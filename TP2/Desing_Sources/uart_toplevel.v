==> flow/design.v <==
`timescale 1ns/100ps
module baudrate_generator
#(
    parameter                   BAUD_RATE       = 9600,
    parameter                   SYS_CLOCK       = 100000000, 
    parameter                   TICK_RATE       = SYS_CLOCK / (BAUD_RATE*16),
    parameter                   NB_TICK_COUNTER = $clog2(TICK_RATE)                  
)
(
    input wire                  i_clock,
    input wire                  i_reset,
    output wire                 o_tick
);
    reg [NB_TICK_COUNTER-1 : 0] counter;
    wire                        reset_counter = (counter == TICK_RATE-1) ? 1'b1 : 1'b0; 
    assign                      o_tick        = reset_counter;
    always @(posedge i_clock)
    begin
        if(i_reset)
            counter <= {NB_TICK_COUNTER{1'b0}};
        else if(reset_counter)
            counter <= {NB_TICK_COUNTER{1'b0}};
        else
            counter <= counter + 1;    
    end
endmodule
`timescale 1ns/100ps
module uart_rx
#(
    parameter                               NB_DATA             = 8,
    parameter                               NB_STOP             = 1,
    parameter                               BAUD_RATE           = 9600,
    parameter                               SYS_CLOCK           = 100*(10**6),
    parameter                               TICK_RATE           = SYS_CLOCK / (BAUD_RATE*16),
    parameter                               NB_TICK_COUNTER     = $clog2(TICK_RATE),
    parameter                               NB_DATA_COUNTER     = $clog2(NB_DATA)                  
)
(
    input wire                              i_clock,
    input wire                              i_reset,
    input wire                              i_tick,
    input wire                              i_rx,
    output reg                              o_data_valid,
    output wire     [NB_DATA-1 : 0]         o_data
);
    localparam                              N_STATES            = 4;
    localparam                              N_TICKS             = 16;
    localparam                              N_STOP_TICKS        = NB_STOP*N_TICKS;
    localparam                              NB_MIDDLE_START_BIT = 7;
    localparam                              NB_MIDDLE_DATA_BIT  = 16;
    localparam      [N_STATES-1 : 0]        IDLE                = 4'b0001;
    localparam      [N_STATES-1 : 0]        START               = 4'b0010;
    localparam      [N_STATES-1 : 0]        RECV                = 4'b0100;
    localparam      [N_STATES-1 : 0]        STOP                = 4'b1000;
    reg             [N_STATES-1 : 0]        state;
    reg             [N_STATES-1 : 0]        state_next;
    reg                                     reset_tick_counter;
    reg             [NB_TICK_COUNTER-1 : 0] tick_counter;
    reg                                     reset_data_counter;
    reg                                     inc_data_counter;
    reg             [NB_DATA-1 : 0]         data;
    reg             [NB_DATA-1 : 0]         data_next;
    reg             [NB_DATA_COUNTER-1 : 0] data_bit_counter;
    assign                                  o_data              = data;
    always @(posedge i_clock)
    begin
        if(i_reset)
        begin
            state               <= IDLE;
            data                <= {NB_DATA{1'b0}};
        end
        else
        begin
            state               <= state_next;
            data                <= data_next;
        end
    end
    always @ (posedge i_clock)
    begin
        if (i_reset || reset_tick_counter)
            tick_counter <= {NB_TICK_COUNTER{1'b0}};
        else if (i_tick)
            tick_counter <= tick_counter + 1;
    end
    always @ (posedge i_clock)
    begin
        if (i_reset || reset_data_counter)
            data_bit_counter <= {NB_DATA_COUNTER{1'b0}};
        else if(inc_data_counter)
            data_bit_counter <= data_bit_counter + 1;
    end
    always @(*)
    begin
        state_next                                  = state;
        data_next                                   = data;
        reset_tick_counter                          = 1'b0;
        reset_data_counter                          = 1'b0;
        inc_data_counter                            = 1'b0;
        o_data_valid                                = 1'b0;
        case (state)
            IDLE:
            begin
                if(~i_rx)
                begin
                    state_next                      = START;
                    reset_tick_counter              = 1'b1;
                end
            end
            START:
            begin
                if(tick_counter == NB_MIDDLE_START_BIT)
                begin
                    state_next                  = RECV;
                    reset_tick_counter          = 1'b1;
                    reset_data_counter          = 1'b1;
                end         
            end
            RECV:
            begin
                if(tick_counter == NB_MIDDLE_DATA_BIT)
                begin
                    data_next                   = {i_rx, data[NB_DATA-1 : 1]};
                    reset_tick_counter          = 1'b1;
                    inc_data_counter            = 1'b1;
                    if(data_bit_counter == NB_DATA-1)
                    begin
                        state_next              = STOP;
                        reset_data_counter      = 1'b1;
                    end
                end
            end
            STOP:
            begin
                if(tick_counter == N_STOP_TICKS-1)
                begin
                    state_next                  = IDLE;
                    o_data_valid                = 1'b1;
                end
            end
            default:
            begin
                state_next                          = IDLE;
                data_next                           = {NB_DATA{1'b0}};
            end
        endcase
    end
    endmodule
`timescale 1ns/100ps
module uart_toplevel
#(
    parameter                               NB_DATA             = 8,
    parameter                               NB_STOP             = 1,
    parameter                               BAUD_RATE           = 9600,
    parameter                               SYS_CLOCK           = 100*(10**6),
    parameter                               TICK_RATE           = SYS_CLOCK / (BAUD_RATE*16),
    parameter                               NB_TICK_COUNTER     = $clog2(TICK_RATE),
    parameter                               NB_DATA_COUNTER     = $clog2(NB_DATA) 
)
(
    input wire                              i_clock,
    input wire                              i_reset,
    input wire                              i_rx,
    input wire      [NB_DATA-1 : 0]         i_tx_data,
    input wire                              i_tx_start,
    output wire                             o_rx_data_valid,
    output wire     [NB_DATA-1 : 0]         o_rx_data,
    output wire                             o_tx_data
);
    wire                                    baudrate_tick;
baudrate_generator
#(
    .BAUD_RATE              (BAUD_RATE),
    .SYS_CLOCK              (SYS_CLOCK),
    .TICK_RATE              (TICK_RATE),
    .NB_TICK_COUNTER        (NB_TICK_COUNTER)
)
u_baudrate_generator
(
    .i_clock                (i_clock),
    .i_reset                (i_reset),
    .o_tick                 (baudrate_tick)
);
uart_rx
#(
    .NB_DATA                (NB_DATA),
    .NB_STOP                (NB_STOP),
    .BAUD_RATE              (BAUD_RATE),
    .SYS_CLOCK              (SYS_CLOCK),
    .TICK_RATE              (TICK_RATE),
    .NB_TICK_COUNTER        (NB_TICK_COUNTER),
    .NB_DATA_COUNTER        (NB_DATA_COUNTER)
)
u_uart_rx
(
    .i_clock                (i_clock),
    .i_reset                (i_reset),
    .i_tick                 (baudrate_tick),
    .i_rx                   (i_rx),
    .o_data_valid           (o_rx_data_valid),
    .o_data                 (o_rx_data)
);
uart_tx
#(
    .NB_DATA                (NB_DATA),
    .NB_STOP                (NB_STOP),
    .BAUD_RATE              (BAUD_RATE),
    .SYS_CLOCK              (SYS_CLOCK),
    .TICK_RATE              (TICK_RATE),
    .NB_TICK_COUNTER        (NB_TICK_COUNTER),
    .NB_DATA_COUNTER        (NB_DATA_COUNTER)    
)
u_uart_tx
(
    .i_clock                (i_clock),
    .i_reset                (i_reset),
    .i_tick                 (baudrate_tick),
    .i_data                 (i_tx_data),
    .i_start                (i_tx_start),
    .o_data                 (o_tx_data)
);
endmodule
`timescale 1ns/100ps
module uart_tx
#(
    parameter                               NB_DATA             = 8,
    parameter                               NB_STOP             = 1,
    parameter                               BAUD_RATE           = 9600,
    parameter                               SYS_CLOCK           = 100000000,
    parameter                               TICK_RATE           = SYS_CLOCK / (BAUD_RATE*16),
    parameter                               NB_TICK_COUNTER     = $clog2(TICK_RATE),
    parameter                               NB_DATA_COUNTER     = $clog2(NB_DATA)  
)
(
    input wire                              i_clock,
    input wire                              i_reset,
    input wire                              i_tick,
    input wire      [NB_DATA-1 : 0]         i_data,
    input wire                              i_start,
    output wire                             o_data
);
    localparam                              N_STATES            = 4;
    localparam                              N_TICKS             = 16;
    localparam                              N_STOP_TICKS        = NB_STOP*N_TICKS;
    localparam                              NB_MIDDLE_START_BIT = 7;
    localparam                              NB_MIDDLE_DATA_BIT  = 15;
    localparam      [N_STATES-1 : 0]        IDLE                = 4'b0001;
    localparam      [N_STATES-1 : 0]        START               = 4'b0010;
    localparam      [N_STATES-1 : 0]        SEND                = 4'b0100;
    localparam      [N_STATES-1 : 0]        STOP                = 4'b1000;
    reg             [N_STATES-1 : 0]        state;
    reg             [N_STATES-1 : 0]        state_next;
    reg             [NB_TICK_COUNTER-1 : 0] tick_counter;
    reg                                     reset_tick_counter;
    reg             [NB_DATA-1 : 0]         data;
    reg             [NB_DATA-1 : 0]         data_next;
    reg             [NB_DATA_COUNTER-1 : 0] data_bit_counter;
    reg                                     reset_data_counter;
    reg                                     inc_data_counter;
    reg                                     tx;
    reg                                     tx_next;
    assign                                  o_data  = tx;
    always @(posedge i_clock)
    begin
        if(i_reset)
        begin
            state                   <=  IDLE;
            data                    <=  {NB_DATA{1'b1}};
            tx                      <=  1'b1;
        end
        else
        begin
            state                   <=  state_next;
            data                    <=  data_next;
            tx                      <=  tx_next;
        end
    end
    always @ (posedge i_clock)
    begin
        if(i_reset || reset_tick_counter)
            tick_counter            <=  {NB_TICK_COUNTER{1'b0}};
        else if(i_tick)
            tick_counter            <=  tick_counter + 1;
    end
    always @ (posedge i_clock)
    begin
        if(i_reset || reset_data_counter)
            data_bit_counter        <= {NB_DATA_COUNTER{1'b0}};
        else if(inc_data_counter)
            data_bit_counter        <= data_bit_counter + 1;      
    end
    always @(*)
    begin
            state_next                              = state;
            reset_tick_counter                      = 1'b0;
            data_next                               = data;
            reset_data_counter                      = 1'b0;
            inc_data_counter                        = 1'b0;  
            tx_next                                 = tx;
        case (state)
            IDLE:
            begin
                tx_next                             = 1'b1;             
                if(i_start)
                begin
                    state_next                      = START;
                    reset_tick_counter              = 1'b1;
                    data_next                       = i_data;
                end
            end
            START:
            begin 
                tx_next                             = 1'b0;                 
                if(tick_counter == N_TICKS-1)
                begin
                    reset_data_counter              = 1'b1;
                    state_next                      = SEND;
                    reset_tick_counter              = 1'b1;
                end
            end
            SEND:
            begin
                tx_next                             = data[0];
                if(tick_counter ==  N_TICKS-1)
                begin
                    data_next                       = data >> 1;
                    reset_tick_counter              = 1'b1;
                    if(data_bit_counter == NB_DATA-1)
                    begin
                        state_next                  = STOP;
                        reset_data_counter          = 1'b0;
                    end
                    else
                        inc_data_counter            = 1'b1;
                end
            end
            STOP:
            begin
                data_next                           = 1'b1;
                if(tick_counter == N_STOP_TICKS-1)
                begin
                    state_next                      = IDLE;
                end
            end
            default:
            begin
                state_next                          = IDLE;
                reset_data_counter                  = 1'b1;   
            end
        endcase
    end
endmodule
---- Tool chain data of uart_toplevel ----
The steps from the RTL of uart_toplevel to its reports follow in flow order.
Lines are those of the file above, counted from 1.
Operators: Yosys type, input widths -> output width; for muxes data width and select width s.
Library cell names are shortened.
A cell with n/a has no value.
design
  top ..................................... uart_toplevel
  clock input ............................. i_clock
  cell library ............................ sky130hd
  library corner .......................... tt_025C_1v80

---- After elaboration ----
Yosys after proc, flatten, opt, wreduce and memory -nomap, before mapping. Memory bits, and registers merged into a memory's read port (data or address), are not among the register bits. Print and check cells are not counted.
bit counts
  register bits after elaboration ......... 61
cells by class
  add/subtract/negate cells ............... 5
  equality and inequality tests ........... 25
  muxes and demuxes ....................... 36
  bitwise gates (word level) .............. 1
  reduce/logical cells .................... 14
operators with widths
  kind                   count
  $mux 4                 10
  $pmux 4 s4             2
  $add 10x1->10 const B  3
  $pmux 8 s3             1
  $mux 8                 3
  $eq 10x4->1 const B    2
  $ne 2x1->1 const B     8
  $pmux 8 s2             1
  $mux 1                 14
  $eq 10x10->1 const B   1
  $eq 10x3->1 const B    1
  $eq 10x5->1 const B    1
  $reduce_and 5->1       2
  $eq 4x1->1 const B     2
  $eq 4x2->1 const B     2
  $eq 4x3->1 const B     2
  $eq 4x4->1 const B     2
  $add 3x1->3 const B    2
  $eq 3x3->1 const B     2
  $reduce_bool 3->1      2
  $reduce_or 3->1        2
  $pmux 1 s3             2
  $pmux 1 s2             3
  $logic_or 1x1->1       4
  $ne 2x2->1 const B     2
  $reduce_or 2->1        2
  $reduce_and 3->1       1
  $reduce_and 2->1       1
  $not 1->1              1

---- Depth ----
Longest topological path by Yosys (ltp), each cell counted once; first at word level (registers and memories cut), then after technology mapping (sequential cells cut; the memories' decode and read muxes count).
logic depth
  depth after elaboration ................. 5
  ABC_AREA ................................ 1
  mapped depth ............................ 11
  mapped depth without buffers ............ 10

---- After synthesis ----
Source: synth_stat.txt of the flow (Yosys; design flattened, memories mapped). It holds for the ABC_AREA given above (unset counts as 0); a run with the other value may have another netlist.
cells by type
  cell     count  total area (sq um)
  dfxtp_1  61     1.22E+03
  nand2_1  144    540.518
  nand3_1  39     195.187
  inv_1    43     161.405
  a21oi_1  32     160.154
  ha_1     9      112.608
  nand4_1  18     112.608
  nor2_1   28     105.101
  a21oi_2  10     87.584
  xor2_1   10     87.584
  buf_2    8      40.038
  nand3_2  4      40.038
  nand2_2  6      37.536
  nor2_2   6      37.536
  o21ai_0  5      25.024
  buf_4    3      22.522
  nand2_4  2      22.522
  nor2_4   2      22.522
Not listed: further types 17, cells in them 27.
synthesis totals
  mapped cells ............................ 457
  cell area after synthesis ............... 0.0032519 sq mm
  sequential area ......................... 0.0012212 sq mm
  mapped flip-flops ....................... 61
  buffer cells ............................ 14

---- Worst setup path after synthesis ----
OpenSTA on the mapped netlist: ideal clock, no wires. The path of least setup slack (recovery checks aside). Input and output delay are each 20% of the period. Register names are those of the netlist, which keeps one name where synthesis merged equal registers.
path post-synthesis
  path kind ............................... register to output
  start point ............................. register u_uart_rx.tick_counter[0]
  end point ............................... output port o_rx_data_valid
  clock period ............................ 2.21 ns
  output delay ............................ 0.442 ns
  data arrival time ....................... 1.029 ns
  data required time ...................... 1.768 ns
  setup slack ............................. 0.739 ns
  path delay .............................. 1.029 ns
  driving pins on the path ................ 6
  path buffers ............................ 0
  synthesis period reached ................ 1.471 ns
"path delay" is the arrival time less input delay plus setup time.
A path that ends at an output port has no setup time.
"driving pins on the path" counts driving pins, that of a launching flip-flop among them; a cell with two outputs on the path counts twice.
"synthesis period reached" = period - worst setup slack (recovery checks aside). The figure is calculated, with input and output delays left at 20% of the set period.
The rows between start and end are the longest chain of elaborated cells between them; the timing report does not say that the signal goes this way. Where chains are equally long, one stands for them.
A line is the first line of the expression or statement that the cell stems from. Yosys adds cells for indexed reads and writes and turns some case tables into memories.
between the ends, post-synthesis
  cells stage by stage .................... dfxtp_1 ha_1 nand2_1 nor2_2 nand3_1 inv_1
  length of the longest elaborated chain .. 3
  elaborated cells between the ends (all ways) .. 3
  RTL lines with such cells ............... 2
RTL lines, path post-synthesis
  element          line  RTL
  start, declared  58    reg             [NB_TICK_COUNTER-1 : 0] tick_counter;
  start, assigned  81    tick_counter <= {NB_TICK_COUNTER{1'b0}};
  start, assigned  83    tick_counter <= tick_counter + 1;
  $eq 10x4->1      134   if(tick_counter == N_STOP_TICKS-1)
  $mux 1           134
  $mux 1           100   case (state)
  end, declared    165   output wire                             o_rx_data_valid,

---- Path in the finished layout ----
Path of least setup slack in the final report of run A (OpenROAD, finished layout, wires in). Where an end is a register, its clock arrival counts in the times.
path after layout
  path kind ............................... register to output
  start point ............................. register u_uart_rx.tick_counter[0]
  end point ............................... output port o_rx_data_valid
  clock period ............................ 3.62 ns
  output delay ............................ 0.72 ns
  data arrival time ....................... 2.10 ns
  data required time ...................... 2.90 ns
  setup slack ............................. 0.79 ns
  driving pins on the path ................ 7
  path buffers ............................ 1
The rows between start and end are the longest chain of elaborated cells between them; the timing report does not say that the signal goes this way. Where chains are equally long, one stands for them.
between the ends, after layout
  cells stage by stage .................... dfxtp_1 ha_1 nand2_1 nor2_2 nand3_1 inv_1 clkdlybuf4s50_1
  length of the longest elaborated chain .. 3
  elaborated cells between the ends (all ways) .. 3
  RTL lines with such cells ............... 2
RTL lines, path after layout
  element          line  RTL
  start, declared  58    reg             [NB_TICK_COUNTER-1 : 0] tick_counter;
  start, assigned  81    tick_counter <= {NB_TICK_COUNTER{1'b0}};
  start, assigned  83    tick_counter <= tick_counter + 1;
  $eq 10x4->1      134   if(tick_counter == N_STOP_TICKS-1)
  $mux 1           134
  $mux 1           100   case (state)
  end, declared    165   output wire                             o_rx_data_valid,

Wiki page: uart_toplevel / flow data

Design uart_toplevel on sky130hd. What follows are 2 stored runs of the flow, each under its own settings; their order means nothing. The constraints put input and output delay at 20% of the set period each and load the outputs with 0.01 pF.
"time on the worst setup path" means the part of the period allowed to the worst setup path (the constraints hold back 20% at inputs and 20% at outputs) less its slack; where the path has registers, the arrival times of their clocks count too.
"total design power": no workload was simulated; the value follows from the tool's default switching activity.

---- run A ----
settings
  period_ns = 3.62
  CORE_UTILIZATION = 15
  SETUP_SLACK_MARGIN = 0.27
  PLACE_DENSITY_LB_ADDON = 0.01
  HOLD_SLACK_MARGIN = -0.09
  CORE_MARGIN = 2
  CELL_PAD_IN_SITES_GLOBAL_PLACEMENT = 3
  CELL_PAD_IN_SITES_DETAIL_PLACEMENT = 2
  ABC_AREA = 1
  GPL_ROUTABILITY_DRIVEN = 0
  CTS_CLUSTER_DIAMETER = 358
  CAP_MARGIN = 20
  SLEW_MARGIN = 20
results
  time on the worst setup path ............ 2.10 ns
  class of the worst setup path ........... register to output
  lowest hold slack ....................... 0.458 ns
  overall die area ........................ 0.0228735 sq mm
  synthesis area .......................... 0.0032519 sq mm
  final setup TNS ......................... 0.000 ns
  utilization of the finished layout ...... 0.192
  setup slack of the critical path ........ 0.793 ns
  total design power ...................... 1713 µW
  area of the standard cells in the finished layout .. 0.0040589 sq mm

---- run B ----
settings
  period_ns = 2.15
  SETUP_SLACK_MARGIN = 0.15
  CAP_MARGIN = 20
  CORE_MARGIN = 2
  CORE_UTILIZATION = 40
  SLEW_MARGIN = 20
results
  time on the worst setup path ............ 1.95 ns
  class of the worst setup path ........... register to register
  lowest hold slack ....................... 0.459 ns
  overall die area ........................ 0.0077352 sq mm
  synthesis area .......................... 0.002819 sq mm
  final setup TNS ......................... 0.000 ns
  utilization of the finished layout ...... 0.508
  setup slack of the critical path ........ 0.205 ns
  total design power ...................... 2173 µW
  area of the standard cells in the finished layout .. 0.0034508 sq mm
