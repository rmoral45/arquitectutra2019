==> flow/design.v <==
`timescale 1ns/100ps
module data_memory
#(
    parameter                           NB_ADDR     = 32,
    parameter                           NB_DATA     = 32,
    parameter                           RAM_DEPTH   = 32
)
(
    output wire [NB_DATA-1 : 0]         o_data,
    input wire                          i_write_enable,
    input wire                          i_read_enable,
    input wire  [NB_ADDR-1 : 0]         i_write_address,
    input wire  [NB_ADDR-1 : 0]         i_read_address,
    input wire  [NB_DATA-1 : 0]         i_data,
    input wire                          i_clock
);
    reg         [NB_DATA-1 : 0]         data_memory [RAM_DEPTH-1 : 0];
    always @(posedge i_clock)
    begin        
        if(i_write_enable)
            data_memory[i_write_address]            <= i_data;
    end   
    assign                              o_data      = (i_read_enable) ? data_memory[i_read_address] : {NB_DATA{1'b0}};
endmodule
`timescale 1ns/100ps
module memory_access_unit
#(
    parameter                                   NB_ADDR                 = 5,
    parameter                                   NB_MEM_DATA_ADDR        = 32, 
    parameter                                   NB_DATA                 = 2**NB_ADDR,
    parameter                                   NB_LOAD_STORE_SEL       = 2
)
(
    output wire [NB_DATA-1              : 0]    o_data_readed_ltchd,
    output wire [NB_DATA-1              : 0]    o_alu_result_ltchd,
    output wire                                 o_rf_wr_enb_ltchd,
    output wire                                 o_rf_wr_data_src_ltchd,
    output wire [NB_ADDR-1              : 0]    o_rf_wr_addr_ltchd,
    output wire                                 o_pc_source,
    output wire [NB_DATA-1              : 0]    o_branch_addr_ltchd,
    input wire                                  i_enable,
    input wire  [NB_MEM_DATA_ADDR-1     : 0]    i_addr,
    input wire  [NB_DATA-1              : 0]    i_rf_data,
    input wire                                  i_wr_enable,
    input wire                                  i_rd_enable,
    input wire                                  i_is_branch_instruction,
    input wire                                  i_is_jump_instruction,
    input wire  [NB_DATA-1              : 0]    i_jump_addr,
    input wire                                  i_alu_zero,
    input wire  [NB_DATA-1              : 0]    i_calculated_branch_addr,
    input wire  [NB_LOAD_STORE_SEL-1    : 0]    i_load_store_selector,
    input wire                                  i_rf_wr_enb,
    input wire                                  i_rf_wr_data_src,
    input wire  [NB_ADDR-1              : 0]    i_rf_wr_addr,
    input wire                                  i_clock
);
    localparam                                  NB_BYTE                 = 8;
    wire                                        pc_branch_eq;
    wire                                        pc_branch_neq;
    assign                                      pc_branch_eq            = i_is_branch_instruction & i_alu_zero;                                                                                
    assign                                      pc_branch_neq           = i_is_branch_instruction & !i_alu_zero;  
    wire                                        pc_source               = (pc_branch_eq || pc_branch_neq || i_is_jump_instruction);
    reg                                         pc_source_ltchd;
    reg         [NB_DATA-1              : 0]    branch_addr_ltchd;
    wire        [NB_DATA-1              : 0]    effective_pc_addr;
    wire        [NB_DATA-1              : 0]    memory_data;
    wire        [NB_DATA-1              : 0]    memory_data_modified;
    reg         [NB_DATA-1              : 0]    memory_data_ltchd;
    reg         [NB_DATA-1              : 0]    alu_result_ltchd;
    reg                                         rf_wr_enb_ltchd;
    reg                                         rf_wr_data_src_ltchd;
    reg         [NB_ADDR-1              : 0]    rf_wr_addr_ltchd;
    assign                                      memory_data_modified    = (i_wr_enable && (i_load_store_selector == 2'b01))?   {{NB_DATA-NB_BYTE{1'b0}}  , memory_data[NB_BYTE-1 -: NB_BYTE]}    :
                                                                          (i_wr_enable && (i_load_store_selector == 2'b10))?   {{NB_DATA-2*NB_BYTE{1'b0}}, memory_data[2*NB_BYTE-1 -: 2*NB_BYTE]}:
                                                                                                                                    memory_data;    
    wire        [NB_DATA-1              : 0]    rf_rt_modified;                  
    assign                                      rf_rt_modified          =   (i_load_store_selector == 2'b00)?   i_rf_data                                                :
                                                                            (i_load_store_selector == 2'b01)?   {{NB_DATA-NB_BYTE{1'b0}},     i_rf_data[NB_BYTE-1 : 0]}  :
                                                                                                                {{NB_DATA-2*NB_BYTE{1'b0}},   i_rf_data[2*NB_BYTE-1 :0]} ;
    assign                                      effective_pc_addr       =   (i_is_jump_instruction)         ?   i_jump_addr : i_calculated_branch_addr; 
    always @ (posedge i_clock)
    begin
        if(i_enable)
        begin
            pc_source_ltchd                 <=  pc_source;
            branch_addr_ltchd               <=  effective_pc_addr;
        end
        else
        begin
            pc_source_ltchd                 <=  pc_source_ltchd;
            branch_addr_ltchd               <=  branch_addr_ltchd;            
        end
    end                                                             
    always @ (posedge i_clock)
    begin 
        if(i_enable)
        begin
            memory_data_ltchd               <=  memory_data_modified;
            alu_result_ltchd                <=  i_addr;
            rf_wr_enb_ltchd                 <=  i_rf_wr_enb;
            rf_wr_data_src_ltchd            <=  i_rf_wr_data_src;
            rf_wr_addr_ltchd                <=  i_rf_wr_addr;
        end
        else
        begin
            memory_data_ltchd               <=  memory_data_ltchd;
            alu_result_ltchd                <=  alu_result_ltchd;
            rf_wr_enb_ltchd                 <=  rf_wr_enb_ltchd;
            rf_wr_data_src_ltchd            <=  rf_wr_data_src_ltchd;
            rf_wr_addr_ltchd                <=  rf_wr_addr_ltchd;
        end
    end
    data_memory
    u_data_memory
    (
        .o_data                                 (memory_data),
        .i_write_enable                         (i_wr_enable),
        .i_read_enable                          (i_rd_enable),
        .i_write_address                        (i_addr),
        .i_read_address                         (i_addr),
        .i_data                                 (rf_rt_modified),
        .i_clock                                (i_clock)
    );
    assign                                      o_data_readed_ltchd     = memory_data_ltchd;
    assign                                      o_alu_result_ltchd      = alu_result_ltchd;
    assign                                      o_rf_wr_enb_ltchd       = rf_wr_enb_ltchd;
    assign                                      o_rf_wr_data_src_ltchd  = rf_wr_data_src_ltchd;
    assign                                      o_rf_wr_addr_ltchd      = rf_wr_addr_ltchd;
    assign                                      o_pc_source             = pc_source;
    assign                                      o_branch_addr_ltchd     = (i_is_jump_instruction && i_enable)         ?   i_jump_addr : i_calculated_branch_addr;
endmodule
# == From RTL to reports: memory_access_unit ==
# Tool output for the design above, in the order of the flow.
# Line numbers count from 1 in the design file above.
# Library cell names are shortened.
# A cell with -- has no value.
# setup
design,memory_access_unit
clk_port,i_clock
lib,sky130hd
lib_corner,tt_025C_1v80

# == Word level ==
# Yosys after proc, flatten, opt, wreduce and memory -nomap, before mapping. Enables and synchronous resets that opt folds into registers are not counted as muxes. Memory bits, and registers merged into a memory's read port (data or address), are not among the register bits. Print and check cells are not counted. Equal cells are merged and count once.
# Memory sizes are those after Yosys's memory passes, which may raise the word count (mostly to a power of two), join words into wider ones and drop unused or constant bits.
# word_totals
memories,1
mem_bits_rw,1024
wordCells,28
register_bits,71
# mem_list
memory,size,word_bits,read_ports,write_ports,line,text
u_data_memory.data_memory,32,32,1,1,17,reg         [NB_DATA-1 : 0]         data_memory [RAM_DEPTH-1 : 0];
# op_classes
n_eq,2
mux,8
reduce_and_logical,8
logic,2
# op_table
operator,n
two-way mux 32 bit,4
two-way mux 16 bit,1
two-way mux 8 bit,1
two-way mux 5 bit,1
logical AND 1 bit,3
AND 1 bit,2
logical OR 1 bit,2
equality test 2 x 1 -> 1 bit with constant B,1
equality test 2 bit with constant B,1
zero test 2 bit,1
OR reduction 2 bit,1
zero test 1 bit,1
two-way mux 1 bit,1

# == Logic depth ==
# Yosys ltp: most cells in a row. Word level: on the elaborated netlist, between registers, memories and ports. Mapped: between sequential cells and ports; inverters and the memories' decode and read muxes count.
# logic_depth
word_depth,4
abc_area,1
mapped_depth,11

# == Netlist ==
# The flow's flattened synthesis, as Yosys stat reports it; memories are mapped. The netlist is that of the ABC_AREA named above (0 if unset); the other value can give another one.
# Totals and module areas in this step are rounded.
# types
type,n,area_total_um2
edfxtp_1,1095,3.29E+04
nand2_1,2533,9.51E+03
nand3_1,100,500.48
nor2_1,120,450.432
buf_2,82,410.394
clkbuf_1,97,364.099
mux2_2,32,360.346
a21oi_1,32,160.154
nor3_4,7,113.859
inv_1,30,112.608
buf_4,9,67.565
buf_1,14,52.55
inv_2,9,33.782
nor3_2,1,10.01
a31o_2,1,8.758
clkinv_1,2,7.507
or2_2,1,6.256
# synth_totals
cell_count,4165
n_buf,202
flip_flops,1095
area_um2,45000

# == Timing after synthesis ==
# Source: OpenSTA report_checks on the synthesized netlist (no wires, ideal clock, input and output delay 20% of the period each), path of least setup slack; recovery checks are left aside. Register names are those of the netlist, which keeps one name where synthesis merged equal registers.
# synth_path
kind,input-to-reg
startpoint,input port i_addr[1]
endpoint,memory u_data_memory.data_memory[14][0]
period_ps,6640
setup_time_ps,421
path_stages,5
path_slack_ps,2563
input_delay_ps,1328
arrival_time_ps,3656
launch_ps,1328
delay_ps,2749
period_less_setup_slack_ps,4077
# "delay_ps" is the arrival time less input delay plus setup time.
# "path_stages": output pins that drive a net of the path, with the launching flip-flop's if there is one; two outputs of one cell count as two.
# "period_less_setup_slack_ps" = period - worst setup slack (recovery checks aside). The figure is calculated, with input and output delays left at 20% of the set period.
# Between the ends stands the longest chain of elaborated cells between them, by number of cells; it is not shown to be the way that was timed. Of several equally long chains one is given.
# Each line given opens the expression or statement behind the cell; cells for indexed reads and writes are added by Yosys, which also makes memories of some case tables.
# synth_via
path_cell_list,clkbuf_1 clkbuf_1 buf_2 nand3_1 nor2_1
elab_chain_len,1
cone_cells,1
lines_between,1
# synth_lines
element,line,text
"start, declared",42,"input wire  [NB_MEM_DATA_ADDR-1     : 0]    i_addr,"
two-way mux 5 bit,20,if(i_write_enable)
"end, declared",17,reg         [NB_DATA-1 : 0]         data_memory [RAM_DEPTH-1 : 0];

# == Path in the finished layout ==
# Path of least setup slack in the final report of flow run A (OpenROAD, finished layout, wires in). Where an end is a register, its clock arrival counts in the times.
# The report prints the path's times to 10 ps; the period is as set.
# layout_path
kind,input-to-reg
startpoint,input port i_addr[0]
endpoint,register memory_data_ltchd[16]
period_ps,3560
path_slack_ps,-220
input_delay_ps,710
path_stages,12
setup_time_ps,300
launch_ps,710
arrival_time_ps,4160
# Between the ends stands the longest chain of elaborated cells between them, by number of cells; it is not shown to be the way that was timed. Of several equally long chains one is given.
# A memory read counts as a cell of the chain, while the word-level depth stops at memories.
# layout_via
path_cell_list,clkdlybuf4s50_1 inv_2 clkbuf_1 clkbuf_1 nand2_1 nand2_1 nand2_1 nand2_1 nand2_1 nand2_1 nor2_1 a21oi_1
elab_chain_len,2
cone_cells,2
lines_between,2
# layout_lines
element,line,text
"start, declared",42,"input wire  [NB_MEM_DATA_ADDR-1     : 0]    i_addr,"
memory (32 x 32 bit),17,reg         [NB_DATA-1 : 0]         data_memory [RAM_DEPTH-1 : 0];
two-way mux 32 bit,23,assign                              o_data      = (i_read_enable) ? data_memory[i_read_address] : {NB_DATA{1'b ...
"end, assigned",98,memory_data_ltchd               <=  memory_data_modified;
"end, assigned",106,memory_data_ltchd               <=  memory_data_ltchd;
"end, declared",68,reg         [NB_DATA-1              : 0]    memory_data_ltchd;

Ticket comment

Settings and measured results of 2 stored flow runs for module memory_access_unit (sky130hd), not sorted in any way. The constraints put input and output delay at 20% of the set period each and load the outputs with 0.01 pF.
"achievedPeriod_ps" = clock period - worst setup slack. The figure is calculated, with input and output delays left at 20% of the set period.
"worst_path_ps": the worst setup path's part of the clock period (all of it between registers, 20% less for each end at a port) less its slack. A launch clock that arrives late makes it longer, a capture clock that arrives late makes it shorter.
By "final_power_w" is meant OpenSTA's value without simulated activity: inputs other than the clock are taken to toggle once in ten clock periods, and the tool carries that through the logic.
"worst_path_ps" is given in steps of 10 ps.
Values from the reports are rounded here.

Flow run A, flow files:
==> flow/run.sh <==
#!/bin/bash
# the make line also repeats the synthesis and layout settings of config.mk as NAME=value (left out here)
make -C /OpenROAD-flow-scripts/flow DESIGN_CONFIG=/design/flow/config.mk WORK_HOME=/design/flow/orfs CLKGATE_MAP_FILE= finish
==> flow/config.mk <==
export PLATFORM = sky130hd
export DESIGN_NAME = memory_access_unit
export DESIGN_NICKNAME = memory_access_unit
export VERILOG_FILES = /design/flow/design.v
export SDC_FILE = /design/flow/constraint.sdc
export NUM_CORES = 4
export LEC_CHECK = 0
export ABC_AREA = 1
export CAP_MARGIN = 20
export CORE_MARGIN = 9
export CORE_UTILIZATION = 72
export CTS_CLUSTER_SIZE = 55
export GPL_TIMING_DRIVEN = 0
export HOLD_SLACK_MARGIN = 0.14
export MAX_ROUTING_LAYER = met5
export MIN_ROUTING_LAYER = met1
export SLEW_MARGIN = 25
==> flow/constraint.sdc <==
create_clock -name core_clock -period 3.56 [get_ports {i_clock}]
set_input_delay 0.7120 -clock core_clock [delete_from_list [all_inputs] [get_ports {i_clock}]]
set_output_delay 0.7120 -clock core_clock [all_outputs]
set_load 0.01 [all_outputs]

==> results of flow run A, as CSV <==
result,value
synth_chip_area_um2,45000
post_route_util_pct,88.1
final_cell_area_um2,54500
worst_path_ps,3070
worstPathKind,"input-to-reg"
final_power_w,0.0284
fin_ws_ps,-225
die_footprint_um2,71900
achievedPeriod_ps,3785
tns_ps,-4380

Flow run B, flow files:
==> flow/run.sh <==
#!/bin/bash
# the make line also repeats the synthesis and layout settings of config.mk as NAME=value (left out here)
make -C /OpenROAD-flow-scripts/flow DESIGN_CONFIG=/design/flow/config.mk WORK_HOME=/design/flow/orfs CLKGATE_MAP_FILE= finish
==> flow/config.mk <==
export PLATFORM = sky130hd
export DESIGN_NAME = memory_access_unit
export DESIGN_NICKNAME = memory_access_unit
export VERILOG_FILES = /design/flow/design.v
export SDC_FILE = /design/flow/constraint.sdc
export NUM_CORES = 4
export LEC_CHECK = 0
export CAP_MARGIN = 20
export CELL_PAD_IN_SITES_GLOBAL_PLACEMENT = 1
export CORE_ASPECT_RATIO = 1.26
export CORE_MARGIN = 2
export CORE_UTILIZATION = 52
export GPL_TIMING_DRIVEN = 0
export PLACE_DENSITY_LB_ADDON = 0.06
export SLEW_MARGIN = 20
==> flow/constraint.sdc <==
create_clock -name core_clock -period 8.76 [get_ports {i_clock}]
set_input_delay 1.7520 -clock core_clock [delete_from_list [all_inputs] [get_ports {i_clock}]]
set_output_delay 1.7520 -clock core_clock [all_outputs]
set_load 0.01 [all_outputs]

==> results of flow run B, as CSV <==
result,value
synth_chip_area_um2,41800
post_route_util_pct,63.4
final_cell_area_um2,50400
worst_path_ps,2130
worstPathKind,"input-to-output"
final_power_w,0.0108
fin_ws_ps,3120
die_footprint_um2,82700
achievedPeriod_ps,5638
tns_ps,0
